==> flow/design.v <==
module basysTest
(
        input           CLK,
        input  [3:0]    BTN,
        output [6:0]    SEG,
        output [3:0]    AN,
        output          DP
);
wire        RST_X               = ~BTN[0];
assign AN  = BTN;
assign DP = 0;
reg [7:0] tcount;
reg [31:0] count;
parameter MAX = 50*1024*1024;
always @(posedge CLK or negedge RST_X) begin
        if( !RST_X )
                tcount <= 8'b0;
        else if( tcount == 8'b0000_0100 && count == MAX)
                tcount <= 0;
        else if( count == MAX )
                tcount <= tcount + 8'b1;
end
always @(posedge CLK or negedge RST_X) begin
        if( !RST_X )
                count <= 31'b0;
        else if(count > MAX )
                count <= 31'b0;
        else
                count <= count + 31'b1;
end
reg [6:0] r_seg;
always @* begin
        case(tcount)
                8'b0000_0001:   r_seg <= 7'b111_1001;
                8'b0000_0010:   r_seg <= 7'b010_0100;
                8'b0000_0011:   r_seg <= 7'b011_0000;
                8'b0000_0100:   r_seg <= 7'b011_0000;
                default:        r_seg <= 7'b100_0000;
        endcase
end
assign SEG = r_seg;
endmodule
**From RTL to reports: basysTest**

What the tools print for basysTest, step after step.
Line numbers count from 1 in the design file above.
The mark n/a stands for no value.

- Top module: basysTest
- Clock input: CLK
- Library: sky130hd
- Timing corner: tt_025C_1v80

**Word level**

Counts by Yosys on the flattened word-level netlist (proc, flatten, opt, wreduce; memories kept). Register bits leave out memories and registers merged into their read ports (data or address). Print and check cells are left out. Cells with the same type and inputs are merged into one.

- Register bits: 40
- Output and inout port bits: 12
- Elaborated cells: 17

- $add $sub $neg: 2
- Magnitude comparators: 1
- Equality and inequality tests: 5
- Muxes and demuxes: 4
- Reduce/logical cells: 3

Operator list:

| kind | count |
|---|---|
| 32-bit by 1-bit adder with 32-bit output (second input constant) | 1 |
| 32-bit by 26-bit greater-than comparator with 1-bit output (second input constant) | 1 |
| 32-bit by 26-bit == test with 1-bit output (second input constant) | 1 |
| 32-bit two-way mux | 1 |
| 7-bit case mux with 3-bit select | 1 |
| 8-bit by 2-bit == test with 1-bit output (second input constant) | 2 |
| 8-bit two-way mux | 2 |
| 8-bit by 1-bit adder with 8-bit output (second input constant) | 1 |
| 8-bit by 1-bit == test with 1-bit output (second input constant) | 1 |
| 8-bit by 3-bit == test with 1-bit output (second input constant) | 1 |
| 2-bit nonzero test | 1 |
| 2-bit OR reduction | 1 |
| 1-bit logical AND | 1 |

**Depth**

Yosys ltp: most cells in a row. Word level: on the elaborated netlist, between registers, memories and ports. Mapped: between sequential cells and ports; inverters and the memories' decode and read muxes count.

- Depth in word-level cells: 3
- ABC_AREA: 1
- Gate-level depth with buffers: 9

**Synthesis result**

Source: synth_stat.txt of the flow (Yosys; design flattened, memories mapped). It holds for the ABC_AREA given above (unset counts as 0); a run with the other value may have another netlist.
The area totals of this step are shown rounded.

Cells by type:

| cell | count |
|---|---|
| sky130_fd_sc_hd__dfrtp_1 | 40 |
| sky130_fd_sc_hd__nor2_1 | 86 |
| sky130_fd_sc_hd__nand2_1 | 84 |
| sky130_fd_sc_hd__inv_1 | 32 |
| sky130_fd_sc_hd__nand3_1 | 24 |
| sky130_fd_sc_hd__xor2_1 | 10 |
| sky130_fd_sc_hd__xnor2_1 | 9 |
| sky130_fd_sc_hd__ha_1 | 6 |
| sky130_fd_sc_hd__buf_4 | 8 |
| sky130_fd_sc_hd__o21ai_0 | 7 |
| sky130_fd_sc_hd__buf_6 | 2 |
| sky130_fd_sc_hd__nand4_1 | 3 |
| sky130_fd_sc_hd__a21oi_1 | 2 |
| sky130_fd_sc_hd__o21ai_2 | 1 |
| sky130_fd_sc_hd__nand3b_1 | 1 |
| sky130_fd_sc_hd__a31oi_1 | 1 |
| sky130_fd_sc_hd__nor2_2 | 1 |
| sky130_fd_sc_hd__clkbuf_1 | 1 |

Other cell types: 2; their cells: 2.

- Cell count: 320
- Chip area (Yosys): 2,300 um2
- Flip-flops: 40
- Buffer cells: 11

**Worst setup path after synthesis**

Path of least setup slack by OpenSTA after synthesis, without wires, with an ideal clock, recovery checks aside; 20% of the period is set as input and as output delay. Where synthesis merged equal registers, the netlist keeps one of their names.

- Path kind: flip-flop to output port
- From: register tcount[0]
- To: output port SEG[6]
- Period: 1.93 ns
- Output delay: 0.386 ns
- Time at the first pin: 0.000 ns
- Data arrival time: 1.141 ns
- Data required time: 1.544 ns
- Slack: 0.403 ns
- Delay of the path: 1.141 ns
- Stages on the path: 8
- Path buffers: 0
- Period reached after synthesis: 1.527 ns

"delay of the path" = arrival - input delay + setup time.
At an output port there is no setup time.
"stages on the path" counts driving pins, that of a launching flip-flop among them; a cell with two outputs on the path counts twice.
"period reached after synthesis" = period - worst setup slack (recovery checks aside). The figure is calculated, with input and output delays left at 20% of the set period.
The rows between start and end are the longest chain of elaborated cells between them; the timing report does not say that the signal goes this way. Where chains are equally long, one stands for them.
A line is the first line of the expression or statement that the cell stems from. Yosys adds cells for indexed reads and writes and turns some case tables into memories.
At most two assigning lines are given for a register; there are more.

- Cells stage by stage: sky130_fd_sc_hd__dfrtp_1 > sky130_fd_sc_hd__inv_1 > sky130_fd_sc_hd__ha_1 > sky130_fd_sc_hd__nand3_1 > sky130_fd_sc_hd__nor2_1 > sky130_fd_sc_hd__a31oi_1 > sky130_fd_sc_hd__nand2_1 > sky130_fd_sc_hd__nand2_1
- Cells in the longest elaborated chain: 3
- Elaborated cells on any way between the ends: 6

RTL lines, path after synthesis:

| element | RTL line | source |
|---|---|---|
| start: declaration | 12 | `reg [7:0] tcount;` |
| start: assignment | 17 | `tcount <= 8'b0;` |
| start: assignment | 21 | `tcount <= tcount + 8'b1;` |
| 8-bit by 3-bit == test with 1-bit output | 33 | `case(tcount)` |
| 2-bit OR reduction | n/a |  |
| 7-bit case mux with 3-bit select | 33 |  |
| end: declaration | 5 | `output [6:0]    SEG,` |

**Path in the finished layout**

Path of least setup slack in the final report of stored run 2 (OpenROAD, finished layout, wires in). Where an end is a register, its clock arrival counts in the times.

- Path kind: flip-flop to output port
- From: register tcount[0]
- To: output port SEG[5]
- Period: 1.89 ns
- Output delay: 0.38 ns
- Time at the first pin: 0.29 ns
- Data arrival time: 1.46 ns
- Data required time: 1.51 ns
- Slack: 0.05 ns
- Stages on the path: 7
- Path buffers: 3

The rows between start and end are the longest chain of elaborated cells between them; the timing report does not say that the signal goes this way. Where chains are equally long, one stands for them.
At most two assigning lines are given for a register; there are more.

- Cells stage by stage: sky130_fd_sc_hd__dfrtp_1 > sky130_fd_sc_hd__buf_4 > sky130_fd_sc_hd__buf_4 > sky130_fd_sc_hd__ha_2 > sky130_fd_sc_hd__nand3_2 > sky130_fd_sc_hd__nand3_1 > sky130_fd_sc_hd__buf_2
- Cells in the longest elaborated chain: 3
- Elaborated cells on any way between the ends: 6

RTL lines, path post-layout:

| element | RTL line | source |
|---|---|---|
| start: declaration | 12 | `reg [7:0] tcount;` |
| start: assignment | 17 | `tcount <= 8'b0;` |
| start: assignment | 21 | `tcount <= tcount + 8'b1;` |
| 8-bit by 3-bit == test with 1-bit output | 33 | `case(tcount)` |
| 2-bit OR reduction | n/a |  |
| 7-bit case mux with 3-bit select | 33 |  |
| end: declaration | 5 | `output [6:0]    SEG,` |

FLOW RESULTS
============

Measured results for basysTest: 2 stored runs of the Yosys and OpenROAD flow on sky130hd. The settings differ; the order carries no meaning. The constraints put input and output delay at 20% of the set period each and load the outputs with 0.01 pF.
By "overall power" is meant OpenSTA's value without simulated activity: inputs other than the clock are taken to toggle once in ten clock periods, and the tool carries that through the logic.
Values from the reports are rounded here.

### Stored run 1

==> flow/run.sh <==
#!/bin/bash
# the make line also repeats the synthesis and layout settings of config.mk as NAME=value (left out here)
make -C /OpenROAD-flow-scripts/flow DESIGN_CONFIG=/design/flow/config.mk WORK_HOME=/design/flow/orfs CLKGATE_MAP_FILE= finish
==> flow/config.mk <==
export PLATFORM = sky130hd
export DESIGN_NAME = basysTest
export DESIGN_NICKNAME = basysTest
export VERILOG_FILES = /design/flow/design.v
export SDC_FILE = /design/flow/constraint.sdc
export NUM_CORES = 4
export LEC_CHECK = 0
export ABC_AREA = 1
export CAP_MARGIN = 20
export CELL_PAD_IN_SITES_DETAIL_PLACEMENT = 2
export CELL_PAD_IN_SITES_GLOBAL_PLACEMENT = 0
export CORE_MARGIN = 2
export CORE_UTILIZATION = 46
export CTS_CLUSTER_DIAMETER = 376
export GPL_ROUTABILITY_DRIVEN = 1
export MAX_ROUTING_LAYER = met5
export PLACE_DENSITY = 0.42
export SLEW_MARGIN = 0
export TNS_END_PERCENT = 15
==> flow/constraint.sdc <==
create_clock -name core_clock -period 1.2 [get_ports {CLK}]
set_input_delay 0.2400 -clock core_clock [delete_from_list [all_inputs] [get_ports {CLK}]]
set_output_delay 0.2400 -clock core_clock [all_outputs]
set_load 0.01 [all_outputs]

Outcome of stored run 1: incomplete, placement halted on DPL-0033

### Stored run 2

==> flow/run.sh <==
#!/bin/bash
# the make line also repeats the synthesis and layout settings of config.mk as NAME=value (left out here)
make -C /OpenROAD-flow-scripts/flow DESIGN_CONFIG=/design/flow/config.mk WORK_HOME=/design/flow/orfs CLKGATE_MAP_FILE= finish
==> flow/config.mk <==
export PLATFORM = sky130hd
export DESIGN_NAME = basysTest
export DESIGN_NICKNAME = basysTest
export VERILOG_FILES = /design/flow/design.v
export SDC_FILE = /design/flow/constraint.sdc
export NUM_CORES = 4
export LEC_CHECK = 0
export ABC_AREA = 1
export CAP_MARGIN = 20
export CELL_PAD_IN_SITES_DETAIL_PLACEMENT = 1
export CELL_PAD_IN_SITES_GLOBAL_PLACEMENT = 1
export CORE_ASPECT_RATIO = 1.73
export CORE_MARGIN = 2
export CORE_UTILIZATION = 33
export CTS_CLUSTER_DIAMETER = 205
export CTS_CLUSTER_SIZE = 31
export GPL_ROUTABILITY_DRIVEN = 1
export PLACE_DENSITY = 0.44
export SETUP_SLACK_MARGIN = 0.28
export SLEW_MARGIN = 20
==> flow/constraint.sdc <==
create_clock -name core_clock -period 1.89 [get_ports {CLK}]
set_input_delay 0.3780 -clock core_clock [delete_from_list [all_inputs] [get_ports {CLK}]]
set_output_delay 0.3780 -clock core_clock [all_outputs]
set_load 0.01 [all_outputs]

Results of stored run 2:
- Standard-cell area after layout: 3,000 um2
- Die footprint: 7,700 um2
- Post-layout utilization: 0.44
- Post-route setup TNS: 0.000 ns
- Overall power: 1.9 mW
- Lowest setup slack: 0.053 ns
- Mapped cell area after synthesis: 2,300 um2
